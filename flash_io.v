==> flow/design.v <==
`timescale 1ns / 1ps
module flash_io(
    input CLK,
    input ENABLE,
    input WS,
    input RS,
    inout [7:0] DATA,
	 input SI,
	 output SO,
	 output FCK
    );
	reg [7:0] OSREG = 0;
	reg [7:0] ISREG = 0;
	reg FCLK = 1;
	reg [4:0] i = 0;
	assign DATA = (RS) ? ISREG : 8'hzz;
	assign SO = (ENABLE) ? OSREG[7] : 1'bz;
	assign FCK = (ENABLE) ? FCLK : 1'bz;
	always @(posedge CLK) begin
		if (i == 0) begin
			if (WS) begin 
				OSREG <= DATA;
				FCLK <= 0;
				i <= 1;
			end
		end
		else if (i[0]) begin
			FCLK <= 1;
			i <= i+1;
		end
		else begin
			OSREG <= {OSREG[6:0], 1'b0};
			ISREG <= {ISREG[6:0], SI}; 
			if (i == 16) begin
				i <= 0;
			end
			else begin
				FCLK <= 0;
				i <= i+1;
			end
		end
	end
endmodule
* Reports on flash_io
Tool output for the design above, in the order of the flow.
Lines are those of the file above, counted from 1.
Operators: Yosys type, input widths -> output width; for muxes data width and select width s.
Cell names lack the library's common part.
Not given: -
- Top module :: flash_io
- Clock :: CLK
- Cell library :: sky130hd
- Corner :: tt_025C_1v80

* Elaborated design
Counts by Yosys on the flattened word-level netlist (proc, flatten, opt, wreduce; memories kept). Register bits leave out memories and registers merged into their read ports (data or address). Print and check cells are left out. Cells with the same type and inputs are merged into one.
- Add/subtract/negate cells :: 1
- Eq/ne operators :: 4
- Muxes and demuxes :: 14
- Bitwise logic cells :: 2
- Reductions and logical operators :: 4
** Operator list (number)
- $mux 8 :: 4
- $mux 5 :: 4
- $reduce_and 2->1 :: 3
- $mux 1 :: 6
- $add 5x1->5 const B :: 1
- $eq 5x5->1 const B :: 1
- $logic_not 5->1 :: 1
- $ne 3x3->1 const B :: 1
- $not 1->1 :: 2
- $ne 2x1->1 const B :: 1
- $ne 2x2->1 const B :: 1
- Register bits :: 22
- Bits of input ports :: 5
- Output and inout port bits :: 10
- Word-level cells :: 29

* Logic depth
Yosys ltp: most cells in a row. Word level: on the elaborated netlist, between registers, memories and ports. Mapped: between sequential cells and ports; inverters and the memories' decode and read muxes count.
- Depth in word-level cells :: 4
- ABC_AREA :: 0
- Gate-level depth with buffers :: 6
- Gate-level depth less buffers :: 5

* Netlist
Source: synth_stat.txt of the flow (Yosys; design flattened, memories mapped). It holds for the ABC_AREA given above (unset counts as 0); a run with the other value may have another netlist.
- Mapped cells :: 57
- Chip area (Yosys) :: 940.9 um2
- Sequential area :: 660.6 um2
- Flip-flop cells :: 22
- Buffers :: 1
** Cell types
- edfxtp_1 :: number 22, total area 660.634 um2
- mux2_1 :: number 4, total area 45.043 um2
- mux2_2 :: number 3, total area 33.782 um2
- ha_1 :: number 2, total area 25.024 um2
- nor4b_4 :: number 1, total area 23.773 um2
- mux2i_1 :: number 2, total area 20.019 um2
- nand2b_1 :: number 3, total area 18.768 um2
- buf_6 :: number 1, total area 11.261 um2
- inv_1 :: number 3, total area 11.261 um2
- a21oi_1 :: number 2, total area 10.01 um2
- o21ai_0 :: number 2, total area 10.01 um2
- and4_1 :: number 1, total area 8.758 um2
- xnor2_1 :: number 1, total area 8.758 um2
- a211oi_1 :: number 1, total area 7.507 um2
- a21o_1 :: number 1, total area 7.507 um2
- nand2_1 :: number 2, total area 7.507 um2
- nor2_1 :: number 2, total area 7.507 um2
- and2_1 :: number 1, total area 6.256 um2
Not listed: further types 3, cells in them 3.

* Timing after synthesis
Path of least setup slack by OpenSTA after synthesis, without wires, with an ideal clock, recovery checks aside; 20% of the period is set as input and as output delay. Where synthesis merged equal registers, the netlist keeps one of their names.
- Path kind :: register -> register
- Start :: reg i[0]
- End :: reg OSREG[0]
- Period :: 3.02 ns
- Library setup time :: 0.326 ns
- Time at the first pin :: 0.000 ns
- Data arrival time :: 1.542 ns
- Required time :: 2.694 ns
- Path slack :: 1.152 ns
- Path delay :: 1.868 ns
- Stages :: 7
- Buffers on the path :: 1
- Period reached after synthesis :: 1.868 ns
"path delay" is the arrival time less input delay plus setup time.
"stages" counts driving pins, that of a launching flip-flop among them; a cell with two outputs on the path counts twice.
"period reached after synthesis" = period - worst setup slack (recovery checks aside). The figure is calculated, with input and output delays left at 20% of the set period.
The rows between start and end are the longest chain of elaborated cells between them; the timing report does not say that the signal goes this way. Where chains are equally long, one stands for them.
Each line given opens the expression or statement behind the cell; cells for indexed reads and writes are added by Yosys, which also makes memories of some case tables.
A register here has more assigning lines than the two given.
Only ways into the end's enable, where the timed path ends, are counted here.
- Cell sequence :: edfxtp_1 > inv_1 > ha_1 > nor4b_4 > buf_6 > nor2_2 > a21o_1
- Length of the longest elaborated chain :: 3
- Elaborated cells on any way between the ends :: 4
- Source lines of those cells :: 1
- Classes of those cells :: eq/ne: 2; reduce/logical: 2
** Ends and longest elaborated chain, after synthesis
- start: declaration :: RTL line 15 : reg [4:0] i = 0;
- start: assignment :: RTL line 29 : i <= i+1;
- start: assignment :: RTL line 39 : i <= i+1;
- $logic_not 5->1 :: RTL line 20 : if (i == 0) begin
- $ne 2x1->1
- $reduce_and 2->1
- end: assignment :: RTL line 22 : OSREG <= DATA;
- end: assignment :: RTL line 32 : OSREG <= {OSREG[6:0], 1'b0};
- end: declaration :: RTL line 12 : reg [7:0] OSREG = 0;

* Worst path after layout
From the final timing report of run 1: the path of least setup slack in the routed layout; clock arrival at registers is part of the times.
- Path kind :: register -> register
- Start :: reg i[0]
- End :: reg OSREG[1]
- Period :: 1.87 ns
- Library setup time :: 0.24 ns
- Time at the first pin :: 0.26 ns
- Data arrival time :: 1.68 ns
- Required time :: 1.89 ns
- Path slack :: 0.21 ns
- Stages :: 6
- Buffers on the path :: 1
The rows between start and end are the longest chain of elaborated cells between them; the timing report does not say that the signal goes this way. Where chains are equally long, one stands for them.
A register here has more assigning lines than the two given.
Ways into the end's enable are left out, as the timed path ends at the data pin.
- Cell sequence :: edfxtp_1 > inv_2 > ha_4 > nor4b_4 > buf_4 > mux2_4
- Length of the longest elaborated chain :: 2
- Elaborated cells on any way between the ends :: 3
- Source lines of those cells :: 2
- Classes of those cells :: mux: 2; reduce/logical: 1
** Ends and longest elaborated chain, after layout
- start: declaration :: RTL line 15 : reg [4:0] i = 0;
- start: assignment :: RTL line 29 : i <= i+1;
- start: assignment :: RTL line 39 : i <= i+1;
- $mux 8 :: RTL line 27 : else if (i[0]) begin
- $mux 8 :: RTL line 20 : if (i == 0) begin
- end: assignment :: RTL line 22 : OSREG <= DATA;
- end: assignment :: RTL line 32 : OSREG <= {OSREG[6:0], 1'b0};
- end: declaration :: RTL line 12 : reg [7:0] OSREG = 0;

==> runs of flash_io <==
Module flash_io, platform sky130hd: 2 stored runs of the flow (Yosys, OpenROAD) with differing settings, in no particular order. Input and output delays are each 20% of the period that was set; the output load is 0.01 pF.
"period achieved" = clock period - worst setup slack. The figure is calculated, with input and output delays left at 20% of the set period.
"worst path time" is the time allowed to the run's worst setup path (the clock period less input and output delay, where it has them) less its slack. Clock arrival times count: a late capture clock shortens it, a late launch clock lengthens it.
"overall power" rests on the timing tool's default activity at the inputs, not on a simulated workload.

** Run 1
- Settings :: period_ns=1.87; CORE_UTILIZATION=17; SETUP_SLACK_MARGIN=0.46; CELL_PAD_IN_SITES_GLOBAL_PLACEMENT=3; GPL_TIMING_DRIVEN=0; MIN_ROUTING_LAYER=met1; MAX_ROUTING_LAYER=met4; CAP_MARGIN=20; CORE_MARGIN=2; SLEW_MARGIN=20
- Chip area after synthesis (Yosys) :: 940.9 um2
- Area inside the die boundary :: 6,145.8 um2
- Standard-cell area after layout :: 1,266.2 um2
- Final utilization :: 0.233
- Worst slack on setup checks :: 0.209 ns
- Setup TNS :: 0.000 ns
- Lowest hold slack :: 0.201 ns
- Overall power :: 0.002442 W
- Period achieved :: 1.661 ns
- Worst path time :: 1.66 ns
- Worst path kind :: register -> register

** Run 2
- Settings :: period_ns=3.58; CORE_UTILIZATION=46; SETUP_SLACK_MARGIN=0.67; CAP_MARGIN=20; SLEW_MARGIN=25; CORE_MARGIN=2
- Chip area after synthesis (Yosys) :: 940.9 um2
- Area inside the die boundary :: 2,423.1 um2
- Standard-cell area after layout :: 1,056.0 um2
- Final utilization :: 0.544
- Worst slack on setup checks :: 1.184 ns
- Setup TNS :: 0.000 ns
- Lowest hold slack :: 0.496 ns
- Overall power :: 0.001062 W
- Period achieved :: 2.396 ns
- Worst path time :: 2.40 ns
- Worst path kind :: register -> register
