==> flow/design.v <==
`timescale 1ns / 1ps
module serial_io(
    input CLK,
    input WS,
    input RS,
    inout [7:0] DATA,
	 input SI,
	 output SO,
	 output reg FCK,
	 output reg BUSY
    );
	reg [7:0] OSREG = 0;
	reg [7:0] ISREG = 0;
	reg [5:0] i = 0;
	assign DATA = (RS) ? ISREG : 8'hzz;
	assign SO = OSREG[7];
	always @(posedge CLK) begin
		if (i == 0) begin
			if (WS) begin 
				OSREG <= DATA;
				FCK <= 0;
				BUSY <= 1;
				i <= 1;
			end
			else begin
				FCK <= 1;
				BUSY <= 0;
			end
		end
		else if (i[1:0] == 2'b10) begin
			FCK <= 1;
			i <= i+1;
		end
		else if (i[1:0] == 2'b00) begin
			OSREG <= {OSREG[6:0], 1'b0};
			ISREG <= {ISREG[6:0], SI}; 
			if (i == 32) begin
				i <= 0;
			end else begin
				FCK <= 0;
				i <= i+1;
			end
		end else begin
			i <= i+1;
		end
	end
endmodule
From RTL to reports: serial_io --
What the tools print for serial_io, step after step. Line numbers count from 1 in the design file above. Library cell names are shortened. Not given: -
Set-up: design top serial_io, clock input CLK, library sky130hd, timing corner tt_025C_1v80

Word level --
Counts by Yosys on the flattened word-level netlist (proc, flatten, opt, wreduce; memories kept). Register bits leave out memories and registers merged into their read ports (data or address). Print and check cells are left out. Cells with the same type and inputs are merged into one.
Storage and ports: flip-flop bits (word level) 24, bits of input ports 4, output and inout port bits 11, word-level cells 36
Cells by class: $add $sub $neg 1, equal/unequal tests 5, multiplexer cells 16, bitwise operators 2, reduce/logical cells 7
Operator list (number):
- two-way mux 8 bit | 5
- two-way mux 6 bit | 5
- AND reduction 3 bit | 2
- adder 6 x 1 -> 6 bit (second input constant) | 1
- equality test 6 bit (second input constant) | 1
- zero test 6 bit | 1
- two-way mux 1 bit | 6
- inequality test 2 bit (second input constant) | 2
- inequality test 3 bit (second input constant) | 1
- nonzero test 3 bit | 1
- NOT 1 bit | 2
- equality test 2 bit (second input constant) | 1
- zero test 2 bit | 1
- AND reduction 2 bit | 1
- nonzero test 2 bit | 1

Depth --
Yosys ltp: most cells in a row. Word level: on the elaborated netlist, between registers, memories and ports. Mapped: between sequential cells and ports; inverters and the memories' decode and read muxes count.
Logic depth: depth in word-level cells 5, ABC_AREA 0, gate-level depth with buffers 7, gate-level depth less buffers 5

Synthesis result --
Source: synth_stat.txt of the flow (Yosys; design flattened, memories mapped). It holds for the ABC_AREA given above (unset counts as 0); a run with the other value may have another netlist. Totals and module areas in this step are rounded.
Mapped netlist: cells in the netlist 63, chip area (Yosys) 1020 µm², area of sequential cells 721 µm², flip-flop cells 24, buffers 2
Cell types:
- edfxtp_1 | number 24, area in all 720.691 µm²
- mux2_2 | number 7, area in all 78.826 µm²
- ha_1 | number 3, area in all 37.536 µm²
- xnor2_1 | number 3, area in all 26.275 µm²
- o21ai_0 | number 4, area in all 20.019 µm²
- nand3_1 | number 3, area in all 15.014 µm²
- and2_1 | number 2, area in all 12.512 µm²
- buf_6 | number 1, area in all 11.261 µm²
- inv_1 | number 3, area in all 11.261 µm²
- nor2_4 | number 1, area in all 11.261 µm²
- or3_4 | number 1, area in all 11.261 µm²
- or4b_1 | number 1, area in all 10.01 µm²
- o221ai_1 | number 1, area in all 8.758 µm²
- nand2_1 | number 2, area in all 7.507 µm²
- nor3b_1 | number 1, area in all 7.507 µm²
- o31ai_1 | number 1, area in all 7.507 µm²
- nand2b_1 | number 1, area in all 6.256 µm²
- nor2b_1 | number 1, area in all 6.256 µm²
Not listed: further types 3, cells in them 3.

Worst setup path after synthesis --
Source: OpenSTA report_checks on the synthesized netlist (no wires, ideal clock, input and output delay 20% of the period each), path of least setup slack; recovery checks are left aside. Register names are those of the netlist, which keeps one name where synthesis merged equal registers.
Timing path after synthesis: path kind flip-flop to flip-flop, start reg i[0], end reg (no name shown), clock period 3.72 ns, library setup time 0.385 ns, data arrival time 1.815 ns, required time 3.335 ns, slack 1.520 ns, delay of the path 2.200 ns, driving pins on the path 8, synthesis period reached 2.2 ns
"delay of the path" is the arrival time less input delay plus setup time. "driving pins on the path": output pins that drive a net of the path, with the launching flip-flop's if there is one; two outputs of one cell count as two. "synthesis period reached" = period - worst setup slack (recovery checks aside). The figure is calculated, with input and output delays left at 20% of the set period. At most two assigning lines are given for a register; there are more.
Between the ends, after synthesis: cell sequence edfxtp_1 -> inv_1 -> ha_1 -> or4b_1 -> buf_2 -> nor2_4 -> buf_6 -> nor3b_1
Ends and longest elaborated chain, after synthesis:
- from (decl) | line 14 | reg [5:0] i = 0;
- from (assign) | line 32 | i <= i+1;
- from (assign) | line 41 | i <= i+1;
Chain of elaborated cells between the ends: none given.

Worst path after layout --
From the final timing report of record 1: the path of least setup slack in the routed layout; clock arrival at registers is part of the times.
Timing path after layout: path kind flip-flop to flip-flop, start reg i[0], end reg OSREG[2], clock period 1.29 ns, library setup time 0.22 ns, data arrival time 2.20 ns, required time 1.38 ns, slack -0.81 ns, driving pins on the path 7
Between the ends stands the longest chain of elaborated cells between them, by number of cells; it is not shown to be the way that was timed. Of several equally long chains one is given. Each line given opens the expression or statement behind the cell; cells for indexed reads and writes are added by Yosys, which also makes memories of some case tables. At most two assigning lines are given for a register; there are more. The path ends at the enable pin of a flip-flop; only ways to that pin are counted.
Between the ends, after layout: cell sequence edfxtp_1 -> inv_2 -> ha_4 -> or4b_4 -> buf_6 -> or3_4 -> and2_4, cells in the longest elaborated chain 3
Ends and longest elaborated chain, after layout:
- from (decl) | line 14 | reg [5:0] i = 0;
- from (assign) | line 32 | i <= i+1;
- from (assign) | line 41 | i <= i+1;
- zero test 6 bit | line 18 | if (i == 0) begin
- nonzero test 2 bit
- AND reduction 3 bit
- to (assign) | line 20 | OSREG <= DATA;
- to (assign) | line 35 | OSREG <= {OSREG[6:0], 1'b0};
- to (decl) | line 12 | reg [7:0] OSREG = 0;

Memo
Re: implementation data of serial_io

Design serial_io on sky130hd. What follows are 2 stored runs of the flow, each under its own settings; their order means nothing. The constraints put input and output delay at 20% of the set period each and load the outputs with 0.01 pF.
"achieved clock period" = clock period - worst setup slack. The figure is calculated, with input and output delays left at 20% of the set period.
"critical setup path time": the worst setup path's part of the clock period (all of it between registers, 20% less for each end at a port) less its slack. A launch clock that arrives late makes it longer, a capture clock that arrives late makes it shorter.
"power consumption" rests on the timing tool's default activity at the inputs, not on a simulated workload.
Results are given in rounded form.

* Record 1 | settings: period_ns 1.29; CORE_UTILIZATION 38; SETUP_SLACK_MARGIN 0.14; PLACE_DENSITY_LB_ADDON 0.29; HOLD_SLACK_MARGIN 0.25; CELL_PAD_IN_SITES_DETAIL_PLACEMENT 1; TNS_END_PERCENT 75; ABC_AREA 0; GPL_TIMING_DRIVEN 0; GPL_ROUTABILITY_DRIVEN 0; CTS_CLUSTER_SIZE 46; MIN_ROUTING_LAYER met2; CAP_MARGIN 20; CORE_MARGIN 2; SLEW_MARGIN 20 | results: power consumption 3,220 µW; sum of negative setup slack -27.7 ns; worst hold slack in the final report 0.021 ns; achieved clock period 2.104 ns; die outline area 3,120 µm²; post-synthesis cell area 1,020 µm²; worst setup slack after layout -0.814 ns; standard-cell area after layout 1,300 µm²; final design utilization 0.514; critical setup path time 2.10 ns; worst setup path type flip-flop to flip-flop
* Record 2 | settings: period_ns 1.39; CORE_UTILIZATION 29; SETUP_SLACK_MARGIN 0.21; PLACE_DENSITY_LB_ADDON 0.13; CORE_ASPECT_RATIO 0.99; CORE_MARGIN 8; CELL_PAD_IN_SITES_GLOBAL_PLACEMENT 0; CELL_PAD_IN_SITES_DETAIL_PLACEMENT 2; TNS_END_PERCENT 80; GPL_TIMING_DRIVEN 0; GPL_ROUTABILITY_DRIVEN 1; SLEW_MARGIN 15; CAP_MARGIN 20 | results: sum of negative setup slack -23.4 ns; power consumption 2,840 µW; post-synthesis cell area 1,020 µm²; worst setup slack after layout -0.712 ns; achieved clock period 2.102 ns; final design utilization 0.388; worst hold slack in the final report 0.059 ns; standard-cell area after layout 1,310 µm²; critical setup path time 2.10 ns; worst setup path type flip-flop to flip-flop; die outline area 5,690 µm²
